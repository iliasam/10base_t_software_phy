==> flow/design.v <==
`timescale 1ns / 1ps
module phy_tx_module(
    input clk_in,
    input MII_TX_EN,
    input [3:0] MII_TXD,
	 output MII_TX_CLK, 
    output TX_p,
    output TX_n
    );
reg tx_clk = 1'd0; 
reg mii_tx_clk_reg = 'd0; 
assign MII_TX_CLK = mii_tx_clk_reg;
reg [3:0] clk_cnt = 'd0; 
reg [1:0] clk_cnt2 = 'd0; 
reg [3:0] in_data_latch = 4'd0;
reg mii_tx_clk_edge = 1'd0; 
reg serial_data = 1'd0;
reg tx_enable = 1'd0; 
wire manch_data = (serial_data^tx_clk) & tx_enable; 
reg [19:0] link_pulse_count = 'd0; 
always @(posedge clk_in) link_pulse_count <= tx_enable ? 20'd0 : link_pulse_count + 20'd1;
reg link_pulse = 'd0; 
always @(posedge clk_in) link_pulse <= &link_pulse_count[19:3];
reg [5:0] idlecount = 'd33;  
always @(posedge clk_in) 
	if (tx_enable) idlecount<=0; else if(~&idlecount) idlecount<=idlecount+5'd1;
wire idle_pulse = (~tx_enable) & (idlecount<24); 
wire tx_data2 = link_pulse | manch_data | idle_pulse; 
wire tx_en2 = tx_enable | link_pulse | idle_pulse; 
assign TX_p =  tx_en2? tx_data2: 1'd0;
assign TX_n =  tx_en2? ~tx_data2: 1'd0;
always@(posedge clk_in)
begin
	if (clk_cnt > 'd6)
	begin
		clk_cnt = 'd0;
		if (clk_cnt2 > 'd2) clk_cnt2 = 'd0; 
		else clk_cnt2 = clk_cnt2 + 2'd1; 
	end
	else clk_cnt = clk_cnt + 4'd1; 
	if (clk_cnt < 'd3) tx_clk<= 'd1; 
	else tx_clk<= 'd0;
	if (clk_cnt2 < 'd2) mii_tx_clk_reg<='d1; 
	else mii_tx_clk_reg<='d0;
	mii_tx_clk_edge = ((clk_cnt2 == 'd0) && (clk_cnt == 'd0))? 1'd1: 1'd0; 
	if (mii_tx_clk_edge == 1'd1) 
	begin
		in_data_latch = MII_TXD; 
		tx_enable <= MII_TX_EN;
		serial_data <= MII_TXD[0]; 
	end
	else if (clk_cnt == 'd0)
	begin
		in_data_latch = {1'd0,in_data_latch[3:1]};
		serial_data <= in_data_latch[0];
	end
end
endmodule
[From RTL to reports: phy_tx_module]
What the tools print for phy_tx_module, step after step.
Line numbers count from 1 in the design file above.
Operators: Yosys type, input widths -> output width; for muxes data width and select width s.
Library cell names are shortened.
Not given: n/a
Set-up
  design top: phy_tx_module
  clock port: clk_in
  library: sky130hd
  library corner: tt_025C_1v80

[Word-level counts]
Yosys after proc, flatten, opt, wreduce and memory -nomap, before mapping. Memory bits, and registers merged into a memory's read port (data or address), are not among the register bits. Print and check cells are not counted. Equal cells are merged and count once.
Storage and ports
  register bits after elaboration: 41
  input port bits: 6
  output and inout bits: 3
Operators by class
  add/sub/neg operators: 4
  magnitude comparators: 5
  mux-type cells: 12
  bitwise logic cells: 9
  reductions and logical operators: 6
Operators with widths (count)
  $add 20x1->20 const B: 1
  $reduce_and 17->1: 1
  $mux 4: 3
  $mux 1: 7
  $add 6x1->6 const B: 1
  $lt 6x5->1 const B: 1
  $reduce_and 6->1: 1
  $or 1x1->1: 4
  $add 4x1->4 const B: 1
  $lt 4x2->1 const B: 1
  $gt 4x3->1 const B: 1
  $logic_not 4->1: 1
  $mux 2: 2
  $and 1x1->1: 2
  $not 1->1: 2
  $add 2x1->2 const B: 1
  $gt 2x2->1 const B: 1
  $lt 2x2->1 const B: 1
  $logic_not 2->1: 1
  $reduce_bool 2->1: 1
  $xor 1x1->1: 1
  $logic_and 1x1->1: 1

[Longest topological paths]
Longest topological path by Yosys (ltp), each cell counted once; first at word level (registers and memories cut), then after technology mapping (sequential cells cut; the memories' decode and read muxes count).
Logic depth
  depth after elaboration: 7
  ABC_AREA: 0
  gate-level depth with buffers: 6
  mapped depth without buffers: 6

[Synthesis result]
The flow's flattened synthesis, as Yosys stat reports it; memories are mapped. The netlist is that of the ABC_AREA named above (0 if unset); the other value can give another one.
The area totals of this step are shown rounded.
Cells by type
  dfxtp_1: count 35, area in all 700.672 um2
  edfxtp_1: count 5, area in all 150.144 um2
  nor2_1: count 28, area in all 105.101 um2
  ha_1: count 5, area in all 62.56 um2
  nand3_1: count 12, area in all 60.058 um2
  mux2_2: count 5, area in all 56.304 um2
  a21oi_1: count 11, area in all 55.053 um2
  xnor2_1: count 6, area in all 52.55 um2
  xor2_1: count 6, area in all 52.55 um2
  o21ai_0: count 9, area in all 45.043 um2
  or4_1: count 6, area in all 45.043 um2
  inv_1: count 10, area in all 37.536 um2
  nand2_1: count 9, area in all 33.782 um2
  nor2b_1: count 5, area in all 31.28 um2
  and3_1: count 4, area in all 25.024 um2
  mux2i_1: count 2, area in all 20.019 um2
  nand4_1: count 3, area in all 18.768 um2
  nor4_1: count 3, area in all 18.768 um2
Other cell types: 16; their cells: 26.
Mapped netlist
  standard cells after synthesis: 190
  mapped area: 0.00175 mm2
  area of sequential cells: 0.000851 mm2
  mapped flip-flops: 40
  buffer cells: 4

[Path before layout]
Source: OpenSTA report_checks on the synthesized netlist (no wires, ideal clock, input and output delay 20% of the period each), path of least setup slack; recovery checks are left aside. Register names are those of the netlist, which keeps one name where synthesis merged equal registers.
Timing after synthesis
  path type: reg2reg
  start point: register clk_cnt[0]
  end point: register in_data_latch[0]
  clock period: 2.48 ns
  setup time: 0.260 ns
  time at the first pin: 0.000 ns
  arrival time: 1.632 ns
  required time: 2.220 ns
  path slack: 0.588 ns
  delay of the path: 1.892 ns
  stages: 7
  synthesis period reached: 1.892 ns
"delay of the path" = arrival - input delay + setup time.
"stages" counts driving pins, that of a launching flip-flop among them; a cell with two outputs on the path counts twice.
"synthesis period reached" is the clock period less the worst setup slack; recovery checks do not enter. This is arithmetic on one report: input and output delays are still those of the set period (20% each).
Between the ends stands the longest chain of elaborated cells between them, by number of cells; it is not shown to be the way that was timed. Of several equally long chains one is given.
A line is the first line of the expression or statement that the cell stems from. Yosys adds cells for indexed reads and writes and turns some case tables into memories.
Ways into the end's enable are left out, as the timed path ends at the data pin.
On the way, after synthesis
  cell sequence: dfxtp_1 inv_1 ha_1 nand3b_1 and4_1 o22ai_1 mux2_2
  cells in the longest elaborated chain: 6
  elaborated cells on any way between the ends: 10
  classes of those cells: add/sub (1); compare (1); mux (5); reduce/logical (3)
RTL lines, path after synthesis
  from (decl): RTL line 13  | reg [3:0] clk_cnt = 'd0;
  from (assign): RTL line 36  | clk_cnt = 'd0;
  from (assign): RTL line 40  | else clk_cnt = clk_cnt + 4'd1;
  $gt 4x3->1: RTL line 34  | if (clk_cnt > 'd6)
  $mux 2: RTL line 34
  $logic_not 2->1: RTL line 45  | mii_tx_clk_edge = ((clk_cnt2 == 'd0) && (clk_cnt == 'd0))? 1'd1: 1'd0;
  $logic_and 1x1->1: RTL line 45
  $mux 1: RTL line 45
  $mux 4: RTL line 46  | if (mii_tx_clk_edge == 1'd1)
  to (assign): RTL line 48  | in_data_latch = MII_TXD;
  to (assign): RTL line 54  | in_data_latch = {1'd0,in_data_latch[3:1]};
  to (decl): RTL line 15  | reg [3:0] in_data_latch = 4'd0;

[Timing after layout]
From the final timing report of flow run B: the path of least setup slack in the routed layout; clock arrival at registers is part of the times.
Timing after layout
  path type: reg2out
  start point: register (name not given)
  end point: output port TX_n
  clock period: 2.61 ns
  output delay: 0.52 ns
  time at the first pin: 0.34 ns
  arrival time: 1.73 ns
  required time: 2.09 ns
  path slack: 0.36 ns
  stages: 4
On the way, after layout
  cell sequence: edfxtp_1 xor2_1 nor3b_1 clkdlybuf4s50_1
RTL lines, path after layout
  to (decl): RTL line 8  | output TX_n
Chain of elaborated cells between the ends: none given.

Record of 2 stored runs of the RTL-to-layout flow on phy_tx_module, platform sky130hd. The runs are unordered. Constraints: input delay and output delay 20% of the set period each, output load 0.01 pF.
"achieved clock period" is the run's clock period less its worst setup slack. It is reckoned from that one timing run; input and output delays stay at 20% of the period that was set.
"power" rests on the timing tool's default activity at the inputs, not on a simulated workload.
The results are shown rounded.

Flow run A
==> flow/run.sh <==
#!/bin/bash
# the make line also repeats the synthesis and layout settings of config.mk as NAME=value (left out here)
make -C /OpenROAD-flow-scripts/flow DESIGN_CONFIG=/design/flow/config.mk WORK_HOME=/design/flow/orfs CLKGATE_MAP_FILE= finish
==> flow/config.mk <==
export PLATFORM = sky130hd
export DESIGN_NAME = phy_tx_module
export DESIGN_NICKNAME = phy_tx_module
export VERILOG_FILES = /design/flow/design.v
export SDC_FILE = /design/flow/constraint.sdc
export NUM_CORES = 4
export LEC_CHECK = 0
export ABC_AREA = 1
export CAP_MARGIN = 20
export CELL_PAD_IN_SITES_GLOBAL_PLACEMENT = 2
export CORE_ASPECT_RATIO = 1.73
export CORE_MARGIN = 8
export CORE_UTILIZATION = 56
export CTS_CLUSTER_DIAMETER = 377
export GPL_ROUTABILITY_DRIVEN = 0
export PLACE_DENSITY_LB_ADDON = 0.3
export SETUP_SLACK_MARGIN = 0.02
export SLEW_MARGIN = 30
==> flow/constraint.sdc <==
create_clock -name core_clock -period 2.66 [get_ports {clk_in}]
set_input_delay 0.5320 -clock core_clock [delete_from_list [all_inputs] [get_ports {clk_in}]]
set_output_delay 0.5320 -clock core_clock [all_outputs]
set_load 0.01 [all_outputs]

==> results of flow run A <==
did not finish, placement stopped with FLW-0024

Flow run B
==> flow/run.sh <==
#!/bin/bash
# the make line also repeats the synthesis and layout settings of config.mk as NAME=value (left out here)
make -C /OpenROAD-flow-scripts/flow DESIGN_CONFIG=/design/flow/config.mk WORK_HOME=/design/flow/orfs CLKGATE_MAP_FILE= finish
==> flow/config.mk <==
export PLATFORM = sky130hd
export DESIGN_NAME = phy_tx_module
export DESIGN_NICKNAME = phy_tx_module
export VERILOG_FILES = /design/flow/design.v
export SDC_FILE = /design/flow/constraint.sdc
export NUM_CORES = 4
export LEC_CHECK = 0
export ABC_AREA = 0
export CAP_MARGIN = 20
export CORE_ASPECT_RATIO = 1.09
export CORE_MARGIN = 2
export CORE_UTILIZATION = 63
export MIN_ROUTING_LAYER = met1
export SETUP_SLACK_MARGIN = 0.18
export SLEW_MARGIN = 15
==> flow/constraint.sdc <==
create_clock -name core_clock -period 2.61 [get_ports {clk_in}]
set_input_delay 0.5220 -clock core_clock [delete_from_list [all_inputs] [get_ports {clk_in}]]
set_output_delay 0.5220 -clock core_clock [all_outputs]
set_load 0.01 [all_outputs]

==> results of flow run B <==
chip area after synthesis (Yosys): 0.00175 mm2
die area: 0.00321 mm2
utilization: 74.7 %
worst setup slack after layout: 0.360 ns
total negative slack: 0.000 ns
worst hold slack: 0.470 ns
power: 1.03 mW
achieved clock period: 2.250 ns
