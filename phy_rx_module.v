==> flow/design.v <==
`timescale 1ns / 1ps
module phy_rx_module(
    input clk_in,
	 input data_in,
	 output MII_RX_CLK,
    output MII_RX_EN,
    output [3:0] MII_RXD
    );
reg mii_rx_clk_reg = 'd0; 
reg [3:0] mii_rxd_reg = 'd0; 
reg mii_en_reg = 'd0; 
assign MII_RX_CLK = mii_rx_clk_reg; 
assign MII_RXD = mii_rxd_reg;
assign MII_RX_EN = mii_en_reg;
reg [4:0] clk_cnt = 5'd0; 
reg [3:0] data = 4'd0; 
reg [3:0] data_latch = 4'd0; 
reg [4:0] fifo_buf [0:3];
reg [1:0] index = 2'd0;
initial
begin
	fifo_buf[0] = 'd0;
	fifo_buf[1] = 'd0;
	fifo_buf[2] = 'd0;
	fifo_buf[3] = 'd0;
end
reg [4:0] delta_cnt = 5'd0; 
wire ext_stop; 
wire stop_signal = ((delta_cnt > 'd13)? 1'd1: 1'd0) | ext_stop; 
pulse_extend local_pulse_extend(.clk_in(clk_in), .pulse_in(stop_signal), .pulse_out(ext_stop));
reg new_data = 'd0; 
always@(posedge clk_in)
begin
	if (clk_cnt > 'd30)
	begin
		clk_cnt = 'd0;
	end
	else clk_cnt = clk_cnt + 5'd1; 
	if (clk_cnt < 'd16) mii_rx_clk_reg<= 'd1; 
	else mii_rx_clk_reg<= 'd0;
	if (clk_cnt == 'd0)
	begin
		mii_rxd_reg<= data_latch; 
		mii_en_reg<= new_data; 
	end
end
reg [3:0] shift_reg = 4'd0;
always @(posedge clk_in) shift_reg <= {shift_reg[2:0], data_in};
wire [1:0] window = shift_reg[3:2];
reg pos_edge  = 1'd0;
reg neg_edge  = 1'd0;
wire any_edge  = pos_edge | neg_edge;
always @(posedge clk_in)
begin
	if (window == 2'b01) pos_edge <= 1'd1;
	else if (window == 'b10) neg_edge<= 1'd1;
	else
	begin
		pos_edge<= 1'd0;
		neg_edge<= 1'd0;
	end
end
always @(posedge clk_in)
begin
	if (any_edge) 
	begin
		for(index = 2'd3; index > 2'd0; index = index - 2'd1)
      begin
			fifo_buf[index] = fifo_buf[index - 'd1];
		end
		fifo_buf[0] = delta_cnt + 5'd1;
		delta_cnt = 'd0;
	end
	else if (delta_cnt < 'd16) delta_cnt = delta_cnt + 'd1;
end
wire center = (((fifo_buf[0] == fifo_buf[2]) && (fifo_buf[1] == fifo_buf[3]) && (fifo_buf[0] > 0)) & any_edge)? 1'd1:1'd0;
reg [9:0] timeout2 = 'd40; 
wire capt_en = (timeout2 < 'd60)? 1'd1: 1'd0; 
reg end_reset = 1'd0; 
reg [9:0] timeout1 = 'd100; 
wire capt_en2 = (timeout1 < 'd99)? 1'd1: 1'd0; 
always @(posedge clk_in)
begin
	if (pos_edge) 
		timeout1<= 'd0;
	else if (capt_en2) timeout1 <= timeout1 +10'd1; 
	end_reset <= (timeout1 == 'd90)? 1'd1: 1'd0; 
end
reg [1:0] pos_edge_cnt = 'd0; 
always @(posedge clk_in)
begin
	if (pos_edge && (!capt_en2)) 
		pos_edge_cnt <= 'd0;
	else if (any_edge) pos_edge_cnt <= pos_edge_cnt + 2'd1;
	else if (end_reset) pos_edge_cnt <= 'd0; 
end
reg [3:0] symb_cnt = 4'd0; 
always @(posedge clk_in)
begin
	if (center && (!capt_en) && (pos_edge_cnt == 'd2)) 
	begin
		timeout2 <= 'd0; 
	end
	else if (capt_en && any_edge) timeout2 <= 'd0;
	else if (capt_en) timeout2 <= timeout2 + 10'd1; 
	if (center && (!capt_en)) symb_cnt <= 4'd0;
	else if (symb_cnt < 4'd7) symb_cnt <= symb_cnt + 4'd1;
	else if (symb_cnt > 4'd6) symb_cnt <= 4'd0;
end
reg [1:0] bit_cnt = 2'd0; 
wire capture = capt_en && (symb_cnt == 'd5);
always @(posedge clk_in)
begin
	if (capture)
	begin
		data = {data_in,data[3:1]};
		bit_cnt = bit_cnt + 2'd1;
		if (bit_cnt == 2'd0) 
		begin
			data_latch = data;
			if (stop_signal == 1'd0)
				new_data <= 1'd1;
			else
				new_data <= 1'd0;
		end
	end
	else if (!capt_en) bit_cnt<= 2'd0; 
end
endmodule
module pulse_extend(
    input clk_in,
	 input pulse_in,
	 output pulse_out
    );
reg [5:0] cnt = 6'd0;
reg [1:0] trig = 2'd0;
always@(posedge clk_in) trig <= {trig[0],pulse_in};
wire start_edge = (trig == 2'b01) ? 1'b1 : 1'b0;
assign pulse_out = (cnt < 'd30);
always @(posedge clk_in)
begin
	if (start_edge) cnt<= 6'd0;
	else if (pulse_out) cnt<= cnt+ 6'd1;
end
endmodule
======== Reports on phy_rx_module ========
The steps from the RTL of phy_rx_module to its reports follow in flow order.
Line numbers count from 1 in the design file above.
Operators carry their Yosys type and port widths (W data, S select, Z words).
Library cell names are shortened.
Not given: -
set-up
  top module .............................. phy_rx_module
  clock port .............................. clk_in
  standard-cell library ................... sky130hd
  timing corner ........................... tt_025C_1v80

======== Word level ========
Source: Yosys, flattened and elaborated. Widths are those after wreduce. Registers that Yosys merges into a memory's read port (data or address) are not register bits. Print and check cells do not count.
storage and ports
  register bits ........................... 88
  word-level cells ........................ 85
operators by class
  reductions and logical operators ........ 15
  bitwise logic cells ..................... 3
  equal/unequal tests ..................... 9
  mux-type cells .......................... 16
  $add $sub $neg .......................... 9
  order comparisons ....................... 10
operators by type and width
  kind                     number
  $add A10 B1 Y10 const B  2
  $add A5 B1 Y5 const B    3
  $lt A10 B6 Y1 const B    1
  $lt A10 B7 Y1 const B    1
  $eq A10 B7 Y1 const B    1
  $lt A5 B5 Y1 const B     2
  $eq A5 B5 Y1             2
  $mux W1                  9
  $mux W4                  2
  $mux W2                  4
  $logic_and A1 B1 Y1      7
  $add A6 B1 Y6 const B    1
  $lt A6 B5 Y1 const B     1
  $gt A5 B1 Y1 const B     1
  $gt A5 B4 Y1 const B     1
  $gt A5 B5 Y1 const B     1
  $logic_not A5 Y1         1
  $mux W5                  1
  $add A2 B1 Y2 const B    2
  $eq A2 B1 Y1 const B     2
  $eq A2 B2 Y1 const B     2
  $reduce_bool A2 Y1       2
  $add A4 B1 Y4 const B    1
  $gt A4 B3 Y1 const B     1
  $lt A4 B3 Y1 const B     1
  $eq A4 B3 Y1 const B     1
  $or A1 B1 Y1             2
  $logic_not A1 Y1         2
Not listed: further kinds 5, cells in them 5.

======== Logic depth ========
Yosys ltp: most cells in a row. Word level: on the elaborated netlist, between registers, memories and ports. Mapped: between sequential cells and ports; inverters and the memories' decode and read muxes count.
logic depth
  depth in word-level cells ............... 8
  ABC_AREA ................................ 0
  gate-level depth with buffers ........... 7

======== Mapped cells and area ========
Source: synth_stat.txt of the flow (Yosys; design flattened, memories mapped). It holds for the ABC_AREA given above (unset counts as 0); a run with the other value may have another netlist.
cells by type
  cell      number  area in all (um2)
  edfxtp_1  36      1.08E+03
  dfxtp_1   51      1.02E+03
  xor2_1    21      183.926
  ha_1      13      162.656
  nor2_1    33      123.869
  xnor2_1   8       70.067
  inv_1     18      67.565
  nor2b_1   10      62.56
  nor3_1    12      60.058
  nand4_1   9       56.304
  a21oi_1   11      55.053
  nand3_1   11      55.053
  nand2_1   11      41.29
  nor4_1    5       31.28
  buf_6     2       22.522
  nor4_4    1       21.27
  o21ai_0   4       20.019
  and2_1    3       18.768
Not listed: further types 19, cells in them 22.
mapped netlist
  cell area after synthesis ............... 3325.7 um2
  flip-flops .............................. 87
  mapped cells ............................ 281
  sequential area ......................... 2102.0 um2
  buffers ................................. 5
The figures by module come from a second, unflattened synthesis with its own total; it is not the netlist above.
second synthesis, totals
  cell total of the unflattened synthesis .. 279
  area (unflattened synthesis) ............ 3344.5 um2
Each row is one instance without its submodules.
by module
  module         area (um2)  instances  cells
  phy_rx_module  3039.2      1          250
  pulse_extend   305.3       1          29

======== Worst setup path after synthesis ========
Source: OpenSTA report_checks on the synthesized netlist (no wires, ideal clock, input and output delay 20% of the period each), path of least setup slack; recovery checks are left aside. Register names are those of the netlist, which keeps one name where synthesis merged equal registers.
timing after synthesis
  kind .................................... register to register
  from .................................... register clk_cnt[0]
  to ...................................... register mii_en_reg
  required time ........................... 2.429 ns
  clock period ............................ 2.81 ns
  library setup time ...................... 0.381 ns
  setup slack ............................. 0.858 ns
  stages .................................. 6
  arrival time ............................ 1.571 ns
  delay of the path ....................... 1.952 ns
  synthesis period reached ................ 1.952 ns
"delay of the path" is the arrival time less input delay plus setup time.
"stages" counts driving pins, that of a launching flip-flop among them; a cell with two outputs on the path counts twice.
"synthesis period reached" is the clock period less the worst setup slack; recovery checks do not enter. This is arithmetic on one report: input and output delays are still those of the set period (20% each).
The rows between start and end are the longest chain of elaborated cells between them; the timing report does not say that the signal goes this way. Where chains are equally long, one stands for them.
Each line given opens the expression or statement behind the cell; cells for indexed reads and writes are added by Yosys, which also makes memories of some case tables.
on the way, after synthesis
  cell sequence ........................... dfxtp_1 inv_1 ha_1 nor2_1 nor2_1 nor4_1
  cells in the longest elaborated chain ... 3
  elaborated cells on any way between the ends .. 4
  RTL lines with such cells ............... 3
  classes of those cells .................. add/sub: 1; compare: 1; mux: 1; reduce/logical: 1
RTL lines, path after synthesis
  item              RTL line  RTL
  from (decl)       15        reg [4:0] clk_cnt = 5'd0;
  from (assign)     36        clk_cnt = 'd0;
  from (assign)     38        else clk_cnt = clk_cnt + 5'd1;
  $add A5 B1 Y5     38
  $mux W5           34        if (clk_cnt > 'd30)
  $logic_not A5 Y1  41        if (clk_cnt == 'd0)
  to (assign)       44        mii_en_reg<= new_data;
  to (decl)         11        reg mii_en_reg = 'd0;

======== Path in the finished layout ========
From the final timing report of run A: the path of least setup slack in the routed layout; clock arrival at registers is part of the times.
timing post-layout
  kind .................................... register to register
  from .................................... register clk_cnt[0]
  to ...................................... register mii_rxd_reg[2]
  required time ........................... 3.69 ns
  arrival time ............................ 2.25 ns
  clock period ............................ 3.71 ns
  library setup time ...................... 0.37 ns
  setup slack ............................. 1.44 ns
  stages .................................. 6
The rows between start and end are the longest chain of elaborated cells between them; the timing report does not say that the signal goes this way. Where chains are equally long, one stands for them.
on the way, post-layout
  cell sequence ........................... dfxtp_1 inv_1 ha_1 nor2_1 nor2_1 nor4_1
  cells in the longest elaborated chain ... 3
  elaborated cells on any way between the ends .. 4
  RTL lines with such cells ............... 3
  classes of those cells .................. add/sub: 1; compare: 1; mux: 1; reduce/logical: 1
RTL lines, path post-layout
  item              RTL line  RTL
  from (decl)       15        reg [4:0] clk_cnt = 5'd0;
  from (assign)     36        clk_cnt = 'd0;
  from (assign)     38        else clk_cnt = clk_cnt + 5'd1;
  $add A5 B1 Y5     38
  $mux W5           34        if (clk_cnt > 'd30)
  $logic_not A5 Y1  41        if (clk_cnt == 'd0)
  to (assign)       43        mii_rxd_reg<= data_latch;
  to (decl)         10        reg [3:0] mii_rxd_reg = 'd0;

Data sheet: physical implementation of phy_rx_module

Record of 2 stored runs of the RTL-to-layout flow on phy_rx_module, platform sky130hd. The runs are unordered. Constraints: input delay and output delay 20% of the set period each, output load 0.01 pF.
"time of the worst setup path" is the time allowed to the run's worst setup path (the clock period less input and output delay, where it has them) less its slack. Clock arrival times count: a late capture clock shortens it, a late launch clock lengthens it.
"total power after layout": no workload was simulated; the value follows from the tool's default switching activity.

---- run A ----
settings
  period_ns = 3.71
  CORE_UTILIZATION = 56
  SETUP_SLACK_MARGIN = 0.7
  PLACE_DENSITY = 0.52
  HOLD_SLACK_MARGIN = 0.14
  CORE_ASPECT_RATIO = 1.62
  CELL_PAD_IN_SITES_DETAIL_PLACEMENT = 1
  SLEW_MARGIN = 10
  CAP_MARGIN = 20
  CORE_MARGIN = 2
results
  lowest setup slack ...................... 1.436 ns
  time of the worst setup path ............ 2.27 ns
  type of the worst setup path ............ register to register
  sum of negative setup slack ............. 0.000 ns
  chip area in the Yosys report ........... 3325.7 um2
  post-route utilization .................. 0.646
  die footprint ........................... 6589.1 um2
  worst hold slack ........................ 0.335 ns
  total power after layout ................ 2363 uW

---- run B ----
settings
  period_ns = 1.61
  CORE_UTILIZATION = 27
  PLACE_DENSITY_LB_ADDON = 0.18
  CORE_MARGIN = 3
  TNS_END_PERCENT = 5
  ABC_AREA = 1
  CAP_MARGIN = 35
  MIN_ROUTING_LAYER = met1
  MAX_ROUTING_LAYER = met5
  SLEW_MARGIN = 20
results
  die footprint ........................... 14520.2 um2
  lowest setup slack ...................... 0.035 ns
  total power after layout ................ 5801 uW
  time of the worst setup path ............ 1.57 ns
  type of the worst setup path ............ register to register
  sum of negative setup slack ............. 0.000 ns
  chip area in the Yosys report ........... 3539.6 um2
  post-route utilization .................. 0.336
  worst hold slack ........................ 0.335 ns
